==> flow/design.v <==
`timescale 1ns / 1ps
module mult(
        input CLK, RST,
        input [7:0] A, B,
        output reg [15:0] product
    );
        integer i;
        reg [15:0] A1, B1;
        always @(posedge CLK) begin
            if (~RST)
                product=0;
            else begin
                product = 0;
                A1[7:0] = 0;
                A1[15:8] = 0;
                B1 = B;
                for (i=0; i<8; i = i+1) begin
                    if (B1[i] == 1'b1) begin
                        product = product + ( A << i );
                    end
                end
           end
      end
endmodule
# Step by step through the tools: mult
# Tool output for the design above, in the order of the flow.
# Lines are those of the file above, counted from 1.
# Library cell names are shortened.
inputs:
  top_module: "mult"
  clk_port: "CLK"
  lib: "sky130hd"
  lib_corner: "tt_025C_1v80"

# After elaboration
# Yosys after proc, flatten, opt, wreduce and memory -nomap, before mapping. Enables and synchronous resets that opt folds into registers are not counted as muxes. Memory bits, and registers merged into a memory's read port (data or address), are not among the register bits. Print and check cells are not counted. Equal cells are merged and count once.
word_totals:
  reg_bits: 16
classes:
  n_addsub: 7
  mux: 15
ops:
  columns: ["operator", "n"]
  rows:
  - ["16-bit 2-to-1 mux", 14]
  - ["16-bit by 10-bit adder with 16-bit output", 1]
  - ["16-bit by 11-bit adder with 16-bit output", 1]
  - ["16-bit by 12-bit adder with 16-bit output", 1]
  - ["16-bit by 13-bit adder with 16-bit output", 1]
  - ["16-bit by 14-bit adder with 16-bit output", 1]
  - ["16-bit by 15-bit adder with 16-bit output", 1]
  - ["16-bit by 9-bit adder with 16-bit output", 1]
  - ["8-bit 2-to-1 mux", 1]

# Logic depth
# Longest topological path by Yosys (ltp), each cell counted once; first at word level (registers and memories cut), then after technology mapping (sequential cells cut; the memories' decode and read muxes count).
logic_depth:
  depth_word: 22
  abc_area: 0
  depth_mapped: 46
  depth_no_buf: 45

# After synthesis
# The flow's flattened synthesis, as Yosys stat reports it; memories are mapped. The netlist is that of the ABC_AREA named above (0 if unset); the other value can give another one.
types:
  columns: ["type", "n"]
  rows:
  - ["ha_1", 60]
  - ["dfxtp_1", 16]
  - ["xnor2_1", 21]
  - ["a21oi_1", 35]
  - ["fa_1", 7]
  - ["nand2_1", 34]
  - ["a21o_1", 16]
  - ["nor2_1", 31]
  - ["inv_1", 28]
  - ["mux2_2", 9]
  - ["o21ai_1", 18]
  - ["nor2b_1", 13]
  - ["mux2i_1", 8]
  - ["o21a_1", 8]
  - ["nand2b_1", 9]
  - ["nand3_1", 11]
  - ["o21ai_0", 11]
  - ["xor2_1", 6]
# Other cell types: 48; their cells: 122.
synth_totals:
  ffs: 16
  mapped_area_mm2: 0.0035597
  sequential_area_mm2: 0.0003203
  buffers: 14
  stdcells: 463

# Timing after synthesis
# Source: OpenSTA report_checks on the synthesized netlist (no wires, ideal clock, input and output delay 20% of the period each), path of least setup slack; recovery checks are left aside. Register names are those of the netlist, which keeps one name where synthesis merged equal registers.
synth_timing:
  path_kind: "in2reg"
  from: "input B[0]"
  to: "register (name not given)"
  t_first_pin_ps: 2220
  period_ps: 11100
  t_required_ps: 10984
  delay_ps: 7994
  driving_pins: 44
  n_path_buf: 1
  t_arrival_ps: 10098
  path_slack_ps: 886
  period_less_setup_slack_ps: 10214
# "delay_ps" = arrival - input delay + setup time.
# "driving_pins": output pins that drive a net of the path, with the launching flip-flop's if there is one; two outputs of one cell count as two.
# "period_less_setup_slack_ps" is the clock period less the worst setup slack; recovery checks do not enter. This is arithmetic on one report: input and output delays are still those of the set period (20% each).
# The rows between start and end are the longest chain of elaborated cells between them; the timing report does not say that the signal goes this way. Where chains are equally long, one stands for them.
# A line is the first line of the expression or statement that the cell stems from. Yosys adds cells for indexed reads and writes and turns some case tables into memories.
synth_between:
  path_cell_list: "buf_4 and2_1 ha_1 inv_1 fa_1 nor2b_1 o21bai_2 a21o_1 a31oi_1 ha_1 a21oi_1 o21ai_1 a311o_1 and3_1 a22oi_1 inv_1 ha_1 o211ai_1 [8 not listed] xnor2_1 a221o_1 ha_1 nand2_1 a21oi_1 nor2_1 xnor2_1 mux2_2 ha_1 a21o_1 o21a_1 or3b_2 nand2_1 ha_1 a21oi_1 o21bai_1 a21oi_1 nor2_1"
  elab_chain_cells: 22
  cells_between: 22
  lines_between: 3
  cone_classes: "7 x add/sub; 15 x mux"
synth_rtl:
  columns: ["element", "line_no", "source"]
  rows:
  - ["start, declared", 4, "input [7:0] A, B,"]
  - ["8-bit 2-to-1 mux", 18, "if (B1[i] == 1'b1) begin"]
  - ["16-bit 2-to-1 mux", 10, "if (~RST)"]
  - ["16-bit by 9-bit adder with 16-bit output", 19, null]
  - ["16-bit 2-to-1 mux", 18, null]
  - ["16-bit 2-to-1 mux", 10, null]
  - ["16-bit by 10-bit adder with 16-bit output", 19, null]
  - ["16-bit 2-to-1 mux", 18, null]
  - ["[8 not listed]", null, null]
  - ["16-bit 2-to-1 mux", 18, null]
  - ["16-bit 2-to-1 mux", 10, null]
  - ["16-bit by 14-bit adder with 16-bit output", 19, null]
  - ["16-bit 2-to-1 mux", 18, null]
  - ["16-bit 2-to-1 mux", 10, null]
  - ["16-bit by 15-bit adder with 16-bit output", 19, null]
  - ["16-bit 2-to-1 mux", 18, null]
  - ["end, assigned", 13, null]
  - ["end, assigned", 19, null]
  - ["end, declared", 5, null]

# Timing after layout
# From the final timing report of stored run 1: the path of least setup slack in the routed layout; clock arrival at registers is part of the times.
# The report prints the path's times to 10 ps; the period is as set.
layout_timing:
  path_kind: "in2reg"
  from: "input A[1]"
  to: "register (name not given)"
  path_slack_ps: 6060
  t_first_pin_ps: 3940
  driving_pins: 43
  t_required_ps: 19810
  period_ps: 19700
  t_arrival_ps: 13750
  n_path_buf: 1
# The rows between start and end are the longest chain of elaborated cells between them; the timing report does not say that the signal goes this way. Where chains are equally long, one stands for them.
layout_between:
  path_cell_list: "clkdlybuf4s50_1 and2_1 ha_1 inv_1 fa_1 nor2b_1 o21bai_2 a21o_1 a31oi_1 ha_1 a21oi_1 o21ai_1 a311o_1 and3_1 a22oi_1 inv_1 ha_1 o211ai_1 [7 not listed] nor2_1 xnor2_1 a221o_1 ha_1 a2111oi_0 or4_1 nand4b_1 ha_1 nor4b_1 a31oi_1 o31ai_1 nor3_1 inv_1 ha_1 a21oi_1 o21ai_1 nand4b_1 o221ai_1"
  elab_chain_cells: 22
  cells_between: 22
  lines_between: 3
  cone_classes: "7 x add/sub; 15 x mux"
layout_rtl:
  columns: ["element", "line_no", "source"]
  rows:
  - ["start, declared", 4, "input [7:0] A, B,"]
  - ["8-bit 2-to-1 mux", 18, "if (B1[i] == 1'b1) begin"]
  - ["16-bit 2-to-1 mux", 10, "if (~RST)"]
  - ["16-bit by 9-bit adder with 16-bit output", 19, null]
  - ["16-bit 2-to-1 mux", 18, null]
  - ["16-bit 2-to-1 mux", 10, null]
  - ["16-bit by 10-bit adder with 16-bit output", 19, null]
  - ["16-bit 2-to-1 mux", 18, null]
  - ["[8 not listed]", null, null]
  - ["16-bit 2-to-1 mux", 18, null]
  - ["16-bit 2-to-1 mux", 10, null]
  - ["16-bit by 14-bit adder with 16-bit output", 19, null]
  - ["16-bit 2-to-1 mux", 18, null]
  - ["16-bit 2-to-1 mux", 10, null]
  - ["16-bit by 15-bit adder with 16-bit output", 19, null]
  - ["16-bit 2-to-1 mux", 18, null]
  - ["end, assigned", 13, null]
  - ["end, assigned", 19, null]
  - ["end, declared", 5, null]

Ticket comment

Design mult on sky130hd. What follows are 2 stored runs of the flow, each under its own settings; their order means nothing. The constraints put input and output delay at 20% of the set period each and load the outputs with 0.01 pF.
"period_less_ws_ps" = clock period - worst setup slack. The figure is calculated, with input and output delays left at 20% of the set period.
"worst_path_time_ps" is the time allowed to the run's worst setup path (the clock period less input and output delay, where it has them) less its slack. Clock arrival times count: a late capture clock shortens it, a late launch clock lengthens it.
"total_power_w" is the tool's figure for a default switching activity; nothing was simulated.
"worst_path_time_ps" is given in steps of 10 ps.

--- stored run 1 ---
==> flow/run.sh <==
#!/bin/bash
# the make line also repeats the synthesis and layout settings of config.mk as NAME=value (left out here)
make -C /OpenROAD-flow-scripts/flow DESIGN_CONFIG=/design/flow/config.mk WORK_HOME=/design/flow/orfs CLKGATE_MAP_FILE= finish
==> flow/config.mk <==
export PLATFORM = sky130hd
export DESIGN_NAME = mult
export DESIGN_NICKNAME = mult
export VERILOG_FILES = /design/flow/design.v
export SDC_FILE = /design/flow/constraint.sdc
export NUM_CORES = 4
export LEC_CHECK = 0
export ABC_AREA = 0
export CAP_MARGIN = 5
export CELL_PAD_IN_SITES_DETAIL_PLACEMENT = 1
export CORE_ASPECT_RATIO = 1.53
export CORE_MARGIN = 2
export CORE_UTILIZATION = 35
export CTS_CLUSTER_SIZE = 53
export GPL_ROUTABILITY_DRIVEN = 1
export PLACE_DENSITY = 0.77
export SLEW_MARGIN = 20
==> flow/constraint.sdc <==
create_clock -name core_clock -period 19.7 [get_ports {CLK}]
set_input_delay 3.9400 -clock core_clock [delete_from_list [all_inputs] [get_ports {CLK}]]
set_output_delay 3.9400 -clock core_clock [all_outputs]
set_load 0.01 [all_outputs]

==> results, as YAML <==
results:
  ws_setup_ps: 6056
  die_footprint_mm2: 0.0110111
  period_less_ws_ps: 13644
  total_power_w: 0.0004567
  timing.hold.ws_ps: 4574
  synthArea_mm2: 0.0035597
  utilization_pct: 40.9
  worst_path_time_ps: 9700
  critical_path_kind: "in2reg"
  setupTns_ps: 0
  layout_stdcell_area_mm2: 0.0040551

--- stored run 2 ---
==> flow/run.sh <==
#!/bin/bash
# the make line also repeats the synthesis and layout settings of config.mk as NAME=value (left out here)
make -C /OpenROAD-flow-scripts/flow DESIGN_CONFIG=/design/flow/config.mk WORK_HOME=/design/flow/orfs CLKGATE_MAP_FILE= finish
==> flow/config.mk <==
export PLATFORM = sky130hd
export DESIGN_NAME = mult
export DESIGN_NICKNAME = mult
export VERILOG_FILES = /design/flow/design.v
export SDC_FILE = /design/flow/constraint.sdc
export NUM_CORES = 4
export LEC_CHECK = 0
export ABC_AREA = 1
export CAP_MARGIN = 20
export CELL_PAD_IN_SITES_GLOBAL_PLACEMENT = 0
export CORE_MARGIN = 4
export CORE_UTILIZATION = 67
export CTS_CLUSTER_SIZE = 19
export PLACE_DENSITY = 0.58
export SETUP_SLACK_MARGIN = 4.68
export SLEW_MARGIN = 35
==> flow/constraint.sdc <==
create_clock -name core_clock -period 19.1 [get_ports {CLK}]
set_input_delay 3.8200 -clock core_clock [delete_from_list [all_inputs] [get_ports {CLK}]]
set_output_delay 3.8200 -clock core_clock [all_outputs]
set_load 0.01 [all_outputs]

==> results, as YAML <==
results:
  synthArea_mm2: 0.0035096
  worst_path_time_ps: 8640
  critical_path_kind: "in2reg"
  total_power_w: 0.0003233
  timing.hold.ws_ps: 4330
  utilization_pct: 76.9
  setupTns_ps: 0
  ws_setup_ps: 6640
  layout_stdcell_area_mm2: 0.00393
  die_footprint_mm2: 0.0064601
  period_less_ws_ps: 12460
